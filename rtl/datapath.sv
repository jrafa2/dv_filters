==> flow/design.v <==
module datapath (
  input clk, 
  input reset_n, 
  input data_ready, 
  input  signed [7:0] data_in, 
  output signed [7:0] data_filtered,
  output filtered_ready,
  input cic_en,
  input fir_en,
  input clr_cic,
  input signed [7:0] coef0,
  input signed [7:0] coef1,
  input signed [7:0] coef2,
  input signed [7:0] div,
  input signed [1:0] decimation_ratio
);
  wire signed [7:0] data_cic;
  wire cic_ready;
  cic cic_u(.clk(clk), .resetn(reset_n), .clear(clr_cic), .enable(cic_en),	 
            .data_in_ready(data_ready), .data_in(data_in), .filter_dec_factor(decimation_ratio),   
            .data_out_ready(cic_ready), .data_out(data_cic)                  
            );
  fir fir_u(.clk(clk), .reset_n(reset_n), .enable(fir_en),                   
            .in_ready(cic_ready), .data_in(data_cic),                        
            .coef0(coef0), .coef1(coef1), .coef2(coef2), 
            .div(div),
            .data_out(data_filtered), .out_ready(filtered_ready)             
           );
endmodule
module cic #(
	parameter ORDER = 3,
	parameter MIN_DEC_RATE = 1,
	parameter MAX_DEC_RATE = 8,
	parameter INPUT_WIDTH = 8,
	parameter INPUT_FRAC_WIDTH = 7,
	parameter OUTPUT_WIDTH = 8,
	parameter OUTPUT_FRAC_WIDTH = 7
)
(
	input resetn,
	input clk,
	input clear,
	input enable,
    input [INPUT_WIDTH-1:0] data_in,
	input data_in_ready,
	input [$clog2($clog2(MAX_DEC_RATE+1))-1:0] filter_dec_factor,
	output reg data_out_ready,
	output reg signed [OUTPUT_WIDTH-1:0] data_out
);
	localparam int FULL_WIDTH = INPUT_WIDTH + 9;
	localparam int INT0_WIDTH = FULL_WIDTH;
	localparam int INT1_WIDTH = FULL_WIDTH;
	localparam int INT2_WIDTH = FULL_WIDTH;
	localparam int COMB1_WIDTH = FULL_WIDTH;
	localparam int COMB2_WIDTH = FULL_WIDTH;
	localparam int TRUNC_LSB = COMB2_WIDTH - (INPUT_WIDTH - INPUT_FRAC_WIDTH) - OUTPUT_FRAC_WIDTH;
	reg signed [INT0_WIDTH-1:0] cic_int_0;
	reg signed [INT1_WIDTH-1:0] cic_int_1;
	reg signed [INT2_WIDTH-1:0] cic_int_2;
	reg signed [COMB1_WIDTH-1:0] cic_comb_1;
	reg signed [COMB2_WIDTH-1:0] cic_comb_2;
	logic signed [COMB1_WIDTH-1:0] cic_comb_out_1;
	logic signed [COMB2_WIDTH-1:0] cic_comb_out_2;
	reg [$clog2(MAX_DEC_RATE)-1:0] cic_dec_factor_counter;
	logic signed [OUTPUT_WIDTH-1:0] truncated_data_out;
	always_comb begin
		cic_comb_out_1 = cic_int_2 - cic_comb_1;
		cic_comb_out_2 = cic_comb_out_1 - cic_comb_2;
		truncated_data_out = cic_comb_out_2[(OUTPUT_WIDTH-1)+TRUNC_LSB:TRUNC_LSB];
		truncated_data_out += $unsigned(cic_comb_out_2[TRUNC_LSB-1]);
	end
	always_ff @(posedge clk, negedge resetn) begin
		if(!resetn) begin
			cic_dec_factor_counter <= 'd0;
			data_out_ready <= 1'b0;
			data_out <= 'sd0;
			cic_int_0 <= 'sd0;
			cic_int_1 <= 'sd0;
			cic_int_2 <= 'sd0;
			cic_comb_1 <= 'sd0;
			cic_comb_2 <= 'sd0;
		end else if(clear) begin
			cic_dec_factor_counter <= 'd0;
			data_out_ready <= 1'b0;
			data_out <= 'sd0;
			cic_int_0 <= 'sd0;
			cic_int_1 <= 'sd0;
			cic_int_2 <= 'sd0;
			cic_comb_1 <= 'sd0;
			cic_comb_2 <= 'sd0;
		end else if(enable) begin
			data_out_ready <= 1'b0;
			if(data_in_ready) begin
				case(filter_dec_factor)
					0: cic_int_0 <= cic_int_0 + (data_in <<< 9);
					1: cic_int_0 <= cic_int_0 + (data_in <<< 6);
					2: cic_int_0 <= cic_int_0 + (data_in <<< 3);
					default: cic_int_0 <= cic_int_0 + data_in;
				endcase
				cic_int_1 <= cic_int_1 + cic_int_0;
				cic_int_2 <= cic_int_2 + cic_int_1;
				if(cic_dec_factor_counter == (2**filter_dec_factor-1)) begin
					cic_dec_factor_counter <= 'd0;
					cic_comb_1 <= cic_int_2;
					cic_comb_2 <= cic_comb_out_1;
					cic_int_2 <= cic_int_1;
					data_out_ready <= 1'b1;
					data_out <= truncated_data_out;
				end else begin
					cic_dec_factor_counter <= cic_dec_factor_counter + 1'b1;
				end
			end
		end
	end
endmodule
module fir  #(parameter WIDTH = 8)(
  input clk, 
  input reset_n, 
  input enable,
  input                          in_ready, 
  input  signed [WIDTH-1:0]      data_in, 
  output reg signed [WIDTH-1:0]  data_out,
  output reg                     out_ready,
  input  signed [WIDTH-1:0]      coef0,
  input  signed [WIDTH-1:0]      coef1,
  input  signed [WIDTH-1:0]      coef2,
  input  signed [WIDTH-1:0]       div
);
  localparam ACCUM_WIDTH      = WIDTH+WIDTH+WIDTH+2;    
  localparam ACCUM_FRAC_WIDTH = (WIDTH-1)+(WIDTH-1)+(WIDTH-1);
  reg [WIDTH-1:0] data_in_reg[0:1];         
  logic signed [ACCUM_WIDTH-1:0] accum_data;
  always_comb begin
    if(enable && in_ready) begin
      accum_data <= coef0 * data_in + coef1 * data_in_reg[0] + coef2 * data_in_reg[1];
    end
    else begin
      accum_data <= 'sd0;
    end
  end
  always @(posedge clk, negedge reset_n) begin
    if(!reset_n) begin
      data_in_reg[0] <= 0;
      data_in_reg[1] <= 0;
      data_out <= 'd0;
      out_ready <= 1'b0;
    end else if(enable && in_ready) begin
      data_in_reg[1] <= data_in_reg[0];
      data_in_reg[0] <= data_in;
      data_out <= accum_data >>> div;
      out_ready <= 1'b1;
    end else if(!enable) begin
      data_in_reg[0] <= 0;
      data_in_reg[1] <= 0;
      data_out <= 'd0;
      out_ready <= 1'b0;
    end else begin
    end
  end
endmodule : fir
==> Tool chain data of datapath <==
The steps from the RTL of datapath to its reports follow in flow order.
Line numbers count from 1 in the design file above.
Operators carry their Yosys type and port widths (W data, S select, Z words).
Library cell names are shortened.
{ "setup": {"top_module": "datapath", "clock": "clk", "cell_library": "sky130hd", "corner": "tt_025C_1v80"} }

==> Word level <==
Counts by Yosys on the flattened word-level netlist (proc, flatten, opt, wreduce). Print and check cells are left out. Cells with the same type and inputs are merged into one.
{ "bits": {"reg_bits": 122, "word_cells": 79} }
{ "op_classes": {"addsub": 13, "mul": 3, "equal": 4, "shift": 2, "mux": 38, "reduce_and_logical": 7} }
{ "ops": {"columns": ["cell", "n"], "rows": [
  ["$mul A8 B8 Y16", 3],
  ["$mux W17", 18],
  ["$mux W8", 8],
  ["$add A26 B26 Y26", 2],
  ["$add A17 B17 Y17", 3],
  ["$pmux W17 S3", 1],
  ["$sub A17 B17 Y17", 2],
  ["$shl A1 B2 Y32 const A", 1],
  ["$eq A3 B32 Y1", 1],
  ["$sub A32 B1 Y32 const B", 1],
  ["$sshr A26 B8 Y8", 1],
  ["$mux W26", 1],
  ["$add A17 B11 Y17", 1],
  ["$add A17 B14 Y17", 1],
  ["$add A17 B8 Y17", 1],
  ["$mux W3", 4],
  ["$add A8 B1 Y8", 1],
  ["$reduce_bool A2 Y1", 3],
  ["$mux W1", 6],
  ["$add A3 B1 Y3 const B", 1],
  ["$reduce_and A3 Y1", 1],
  ["$eq A2 B1 Y1 const B", 1],
  ["$ne A2 B1 Y1 const B", 1],
  ["$eq A2 B2 Y1 const B", 1],
  ["$logic_not A2 Y1", 1],
  ["$reduce_and A2 Y1", 1],
  ["$logic_and A1 B1 Y1", 1]
]} }

==> Logic depth <==
Longest topological path by Yosys (ltp), each cell counted once; first at word level (registers and memories cut), then after technology mapping (sequential cells cut; the memories' decode and read muxes count).
{ "depth": {"depth_word": 7, "ABC_AREA": 0, "mapped_depth": 34} }

==> Synthesis result <==
The flow's flattened synthesis, as Yosys stat reports it; memories are mapped. The netlist is that of the ABC_AREA named above (0 if unset); the other value can give another one.
{ "synth_totals": {"mapped_cells": 2085, "area_um2": 17516.8, "seqArea_um2": 3052.9, "flip_flops": 122, "buffers": 77} }
{ "by_type": {"columns": ["type", "n", "area_total_um2"], "rows": [
  ["dfrtp_1", 122, 3.05E+03],
  ["ha_1", 221, 2.77E+03],
  ["fa_1", 132, 2.64E+03],
  ["inv_1", 288, 1.08E+03],
  ["nand2_1", 214, 803.27],
  ["xnor2_1", 89, 779.498],
  ["a21oi_1", 126, 630.605],
  ["and2_1", 94, 588.064],
  ["nor2_1", 109, 409.142],
  ["o21ai_0", 80, 400.384],
  ["mux2i_1", 38, 380.365],
  ["a22o_1", 36, 315.302],
  ["xor2_1", 35, 306.544],
  ["clkbuf_1", 68, 255.245],
  ["nor2b_1", 37, 231.472],
  ["a21o_1", 28, 210.202],
  ["o21bai_1", 28, 210.202],
  ["a211oi_1", 25, 187.68]
]} }
Other cell types: 57; their cells: 315.
The figures by module come from a second, unflattened synthesis with its own total; it is not the netlist above.
{ "unflattened": {"cells_unflattened": 1931, "hier_area_um2": 17307.8} }
Each row is one instance without its submodules.
{ "by_module": {"columns": ["mod", "n_inst", "n_cells", "area_um2", "seq_area_um2"], "rows": [
  ["fir", 1, 962, 8809.7, 625.6],
  ["cic", 1, 969, 8498.2, 2427.3],
  ["datapath", 1, 0, 0.0, 0.0]
]} }

==> Worst setup path after synthesis <==
OpenSTA on the mapped netlist: ideal clock, no wires. The path of least setup slack (recovery checks aside). Input and output delay are each 20% of the period. Register names are those of the netlist, which keeps one name where synthesis merged equal registers.
{ "synth_timing": {"path_type": "input -> register", "start": "in coef2[3]", "end": "reg fir_u.data_out[1]", "clock_period_ns": 13.3, "input_delay_ns": 2.660, "setup_time_ns": 0.076, "t_arrival_ns": 9.262, "required_ns": 13.224, "setup_slack_ns": 3.961, "path_delay_ns": 6.678, "path_stages": 27, "n_path_buf": 2, "period_less_setup_slack_ns": 9.339} }
"path_delay_ns" = arrival - input delay + setup time.
"path_stages" counts driving pins, that of a launching flip-flop among them; a cell with two outputs on the path counts twice.
"period_less_setup_slack_ns" = period - worst setup slack (recovery checks aside). The figure is calculated, with input and output delays left at 20% of the set period.
The rows between start and end are the longest chain of elaborated cells between them; the timing report does not say that the signal goes this way. Where chains are equally long, one stands for them.
Each line given opens the expression or statement behind the cell; cells for indexed reads and writes are added by Yosys, which also makes memories of some case tables.
A register here has more assigning lines than the two given.
{ "synth_between": {"cell_sequence": "clkbuf_1 -> nand2_1 -> fa_1 -> fa_1 -> fa_1 -> fa_1 -> inv_1 -> ha_1 -> a21oi_1 -> o21bai_1 -> a21oi_1 -> nor2b_1 -> o21a_1 -> o41ai_1 -> xnor2_1 -> fa_1 -> inv_1 -> ha_1 -> clkbuf_1 -> a2111oi_0 -> nor2_1 -> mux2i_1 -> nand4_1 -> or4_1 -> o221a_2 -> a22o_1 -> o21ai_1", "elab_chain_cells": 5, "cone_cells": 5, "classes_between": "add/sub (1); mul (1); shift (1); mux (2)"} }
{ "synth_rtl": {"columns": ["element", "line", "rtl"], "rows": [
  ["start, declared", 13, "input signed [7:0] coef2,"],
  ["$mul A8 B8 Y16", 135, "accum_data <= coef0 * data_in + coef1 * data_in_reg[0] + coef2 * data_in_reg[1];"],
  ["$add A26 B26 Y26", 135, null],
  ["$mux W26", 134, "if(enable && in_ready) begin"],
  ["$sshr A26 B8 Y8", 150, "data_out <= accum_data >>> div;"],
  ["$mux W8", 147, "end else if(enable && in_ready) begin"],
  ["end, assigned", 145, "data_out <= 'd0;"],
  ["end, assigned", 150, null],
  ["end, declared", 122, "output reg signed [WIDTH-1:0]  data_out,"]
]} }

==> Worst path after layout <==
From the final timing report of flow run 2: the path of least setup slack in the routed layout; clock arrival at registers is part of the times.
{ "layout_timing": {"path_type": "input -> register", "start": "in coef0[2]", "end": "reg fir_u.data_out[1]", "clock_period_ns": 13.4, "input_delay_ns": 2.68, "setup_time_ns": 0.07, "t_arrival_ns": 10.53, "required_ns": 13.77, "setup_slack_ns": 3.23, "path_stages": 32, "n_path_buf": 1} }
The rows between start and end are the longest chain of elaborated cells between them; the timing report does not say that the signal goes this way. Where chains are equally long, one stands for them.
A register here has more assigning lines than the two given.
{ "layout_between": {"cell_sequence": "clkdlybuf4s50_1 -> nand2_1 -> fa_1 -> inv_1 -> fa_1 -> ha_1 -> inv_1 -> fa_1 -> inv_1 -> ha_1 -> nor2b_1 -> o21ai_0 -> a21boi_0 -> o21ai_0 -> a21oi_1 -> o21ai_0 -> a21oi_1 -> o21ai_0 -> nand2b_1 -> xnor2_1 -> fa_1 -> inv_1 -> ha_1 -> a21o_1 -> a2111oi_0 -> nor2_1 -> mux2i_1 -> nand4_1 -> or4_1 -> o221a_2 -> a22o_1 -> o21ai_1", "elab_chain_cells": 6, "cone_cells": 6, "classes_between": "add/sub (2); mul (1); shift (1); mux (2)"} }
{ "layout_rtl": {"columns": ["element", "line", "rtl"], "rows": [
  ["start, declared", 11, "input signed [7:0] coef0,"],
  ["$mul A8 B8 Y16", 135, "accum_data <= coef0 * data_in + coef1 * data_in_reg[0] + coef2 * data_in_reg[1];"],
  ["$add A26 B26 Y26 x2", 135, null],
  ["$mux W26", 134, "if(enable && in_ready) begin"],
  ["$sshr A26 B8 Y8", 150, "data_out <= accum_data >>> div;"],
  ["$mux W8", 147, "end else if(enable && in_ready) begin"],
  ["end, assigned", 145, "data_out <= 'd0;"],
  ["end, assigned", 150, null],
  ["end, declared", 122, "output reg signed [WIDTH-1:0]  data_out,"]
]} }

2 stored runs of datapath in the flow (synthesis by Yosys, layout by OpenROAD, sky130hd cells), in arbitrary order. Constraints: input delay and output delay 20% of the set period each, output load 0.01 pF.
"achieved clock period (ns)" is the run's clock period less its worst setup slack. It is reckoned from that one timing run; input and output delays stay at 20% of the period that was set.
"worst setup path time (ns)" is the time allowed to the run's worst setup path (the clock period less input and output delay, where it has them) less its slack. Clock arrival times count: a late capture clock shortens it, a late launch clock lengthens it.
By "finish__power__total" is meant OpenSTA's value without simulated activity: inputs other than the clock are taken to toggle once in ten clock periods, and the tool carries that through the logic.

settings of flow run 1
{
  "period_ns": 6.77,
  "CORE_UTILIZATION": 63,
  "SETUP_SLACK_MARGIN": 0.37,
  "CORE_ASPECT_RATIO": 0.59,
  "CELL_PAD_IN_SITES_GLOBAL_PLACEMENT": 3,
  "CELL_PAD_IN_SITES_DETAIL_PLACEMENT": 2,
  "GPL_ROUTABILITY_DRIVEN": 1,
  "CTS_CLUSTER_SIZE": 40,
  "SLEW_MARGIN": 25,
  "MIN_ROUTING_LAYER": "met2",
  "CAP_MARGIN": 20,
  "CORE_MARGIN": 2
}
report of flow run 1: did not finish, place, GPL-0301

settings of flow run 2
{
  "period_ns": 13.4,
  "CAP_MARGIN": 20,
  "CORE_MARGIN": 2,
  "CORE_UTILIZATION": 40,
  "SLEW_MARGIN": 20
}
report of flow run 2
yosys chip area after synthesis (um^2): 17516.8
finish__design__die__area: 45482.0
finish__design__instance__area__stdcell: 19140.9
finish__design__instance__utilization: 0.4434
finish__timing__setup__ws: 3.233
finish__timing__setup__tns: 0.000
finish__timing__hold__ws: 0.490
finish__power__total: 1.190e-03
achieved clock period (ns): 10.167
worst setup path time (ns): 7.49
worst setup path kind: input -> register
